==> flow/design.v <==
module regfile(input logic clk, input logic [15:0] w_data, input logic [2:0] w_addr, input logic w_en, input logic [2:0] r_addr, output logic [15:0] r_data);
    logic [15:0] m[0:7];
    assign r_data = m[r_addr];
    always_ff @(posedge clk) if (w_en) m[w_addr] <= w_data;
endmodule: regfile
**Tool chain data of regfile**

The steps from the RTL of regfile to its reports follow in flow order.
Lines are those of the file above, counted from 1.
Operators: Yosys type, input widths -> output width; for muxes data width and select width s.
Library cell names are shortened.
The mark - stands for no value.

- Top: regfile
- Clock: clk
- Library: sky130hd
- Library corner: tt_025C_1v80

**After elaboration**

Counts by Yosys on the flattened word-level netlist (proc, flatten, opt, wreduce; memories kept). Register bits leave out memories and registers merged into their read ports (data or address); mux counts leave out enables and synchronous resets folded into registers. Print and check cells are left out. Cells with the same type and inputs are merged into one.
Memory sizes are those after Yosys's memory passes, which may raise the word count (mostly to a power of two), join words into wider ones and drop unused or constant bits.

- Register bits after elaboration: 0
- Memory bits (writable): 128
- Memory cells: 1
- Bits of input ports: 24
- Output and inout bits: 16
- Cells after elaboration: 4

- Muxes and demuxes: 3

Memories:

| memory | depth | bits a word | rd ports | wr ports | line | RTL |
|---|---|---|---|---|---|---|
| m | 8 | 16 | 1 | 1 | 2 | `logic [15:0] m[0:7];` |

Operators by type and width:

| cell | count |
|---|---|
| $mux 16 | 1 |
| $mux 3 | 1 |
| $mux 1 | 1 |

**Longest topological paths**

Depth = most cells in a row (Yosys ltp): at word level without a register or memory, in the mapped netlist without a sequential cell, where the memories' decode and read muxes count.

- Word-level depth: 1
- ABC_AREA: 0
- Mapped depth: 4
- Depth with buffers taken out: 2

**Mapped cells and area**

The flow's flattened synthesis, as Yosys stat reports it; memories are mapped. The netlist is that of the ABC_AREA named above (0 if unset); the other value can give another one.
The area totals of this step are shown rounded.

Cell types:

| cell type | count | area in all (um^2) |
|---|---|---|
| edfxtp_1 | 128 | 3.84E+03 |
| mux4_1 | 28 | 735.706 |
| mux2_2 | 16 | 180.173 |
| mux4_2 | 4 | 90.086 |
| buf_6 | 4 | 45.043 |
| nor2_1 | 6 | 22.522 |
| nand2b_1 | 3 | 18.768 |
| buf_1 | 4 | 15.014 |
| nor3_1 | 2 | 10.01 |
| nand2_1 | 2 | 7.507 |
| clkbuf_2 | 1 | 5.005 |

- Mapped cells: 198
- Cell area after synthesis: 4,970 um^2
- Sequential part of the area: 3,840 um^2
- Flip-flop cells: 128
- Buffer cells: 9

**Timing after synthesis**

Source: OpenSTA report_checks on the synthesized netlist (no wires, ideal clock, input and output delay 20% of the period each), path of least setup slack; recovery checks are left aside. Register names are those of the netlist, which keeps one name where synthesis merged equal registers.

- Path kind: input -> output
- Start: input r_addr[0]
- End: output r_data[1]
- Clock period: 3.48 ns
- External input delay: 0.696 ns
- Output delay: 0.696 ns
- Launch time at the first pin: 0.696 ns
- Data arrival time: 1.768 ns
- Required time: 2.784 ns
- Slack: 1.016 ns
- Delay of the path: 1.072 ns
- Driving pins on the path: 4
- Path buffers: 2
- Synthesis period reached: 2.464 ns

"delay of the path" is the arrival time less input delay plus setup time.
At an output port there is no setup time.
"driving pins on the path" counts driving pins, that of a launching flip-flop among them; a cell with two outputs on the path counts twice.
"synthesis period reached" is the clock period less the worst setup slack; recovery checks do not enter. This is arithmetic on one report: input and output delays are still those of the set period (20% each).
Between the ends stands the longest chain of elaborated cells between them, by number of cells; it is not shown to be the way that was timed. Of several equally long chains one is given.
Each line given opens the expression or statement behind the cell; cells for indexed reads and writes are added by Yosys, which also makes memories of some case tables.
The chain passes a memory read, where the word-level depth is cut; so it can be longer than that depth.

- Cell sequence: buf_6 > buf_6 > mux4_1 > mux2_2
- Cells in the longest elaborated chain: 1
- Elaborated cells on any way between the ends: 1
- RTL lines with such cells: 1
- Classes of those cells: memory: 1

RTL lines, path post-synthesis:

| what | line | RTL |
|---|---|---|
| start: declaration | 1 | `module regfile(input logic clk, input logic [15:0] w_data, input logic [2:0] w_addr, input logic w_en, input l ...` |
| $mem_v2 8x16 | 2 | `logic [15:0] m[0:7];` |
| end: declaration | 1 |  |

**Timing after layout**

Path of least setup slack in the final report of flow run A (OpenROAD, finished layout, wires in). Where an end is a register, its clock arrival counts in the times.

- Path kind: register -> output
- Start: memory m[6][6]
- End: output r_data[6]
- Clock period: 1.57 ns
- Output delay: 0.31 ns
- Launch time at the first pin: 0.40 ns
- Data arrival time: 1.69 ns
- Required time: 1.26 ns
- Slack: -0.43 ns
- Driving pins on the path: 4
- Path buffers: 1

Between the ends stands the longest chain of elaborated cells between them, by number of cells; it is not shown to be the way that was timed. Of several equally long chains one is given.
The chain passes a memory read, where the word-level depth is cut; so it can be longer than that depth.

- Cell sequence: edfxtp_1 > mux4_2 > mux2_4 > buf_6
- Cells in the longest elaborated chain: 1
- Elaborated cells on any way between the ends: 1
- RTL lines with such cells: 1
- Classes of those cells: memory: 1

RTL lines, path after layout:

| what | line | RTL |
|---|---|---|
| start: declaration | 2 | `logic [15:0] m[0:7];` |
| $mem_v2 8x16 | 2 |  |
| end: declaration | 1 | `module regfile(input logic clk, input logic [15:0] w_data, input logic [2:0] w_addr, input logic w_en, input l ...` |

Measured results for regfile: 2 stored runs of the Yosys and OpenROAD flow on sky130hd. The settings differ; the order carries no meaning. The constraints put input and output delay at 20% of the set period each and load the outputs with 0.01 pF.
"period reached" means the clock period less the worst setup slack. The figure is calculated, with input and output delays left at 20% of the set period.
"worst path time" is the time allowed to the run's worst setup path (the clock period less input and output delay, where it has them) less its slack. Clock arrival times count: a late capture clock shortens it, a late launch clock lengthens it.
"total design power" rests on the timing tool's default activity at the inputs, not on a simulated workload.
The measured numbers are rounded.

### Flow run A

Settings: `period_ns=1.57`, `CORE_UTILIZATION=29`, `PLACE_DENSITY=0.78`, `HOLD_SLACK_MARGIN=-0.03`, `GPL_TIMING_DRIVEN=1`, `MIN_ROUTING_LAYER=met1`, `CAP_MARGIN=20`, `CORE_MARGIN=2`, `SLEW_MARGIN=20`

- Worst hold slack in the final report: 0.659 ns
- Cell area after synthesis: 4,970 um^2
- Final setup TNS: -6.33 ns
- Period reached: 2.001 ns
- Utilization after routing: 0.381
- Worst slack on setup checks: -0.431 ns
- Worst path time: 1.69 ns
- Type of the worst setup path: register -> output
- Standard-cell area after layout: 6,360 um^2
- Area of the die: 18,200 um^2
- Total design power: 8,050 uW

### Flow run B

Settings: `period_ns=2.33`, `CORE_UTILIZATION=51`, `CAP_MARGIN=20`, `CORE_MARGIN=2`, `SLEW_MARGIN=20`

- Worst hold slack in the final report: 0.683 ns
- Cell area after synthesis: 4,970 um^2
- Final setup TNS: 0.000 ns
- Period reached: 2.240 ns
- Utilization after routing: 0.639
- Worst slack on setup checks: 0.090 ns
- Worst path time: 1.77 ns
- Type of the worst setup path: register -> output
- Standard-cell area after layout: 6,160 um^2
- Area of the die: 10,600 um^2
- Total design power: 5,380 uW
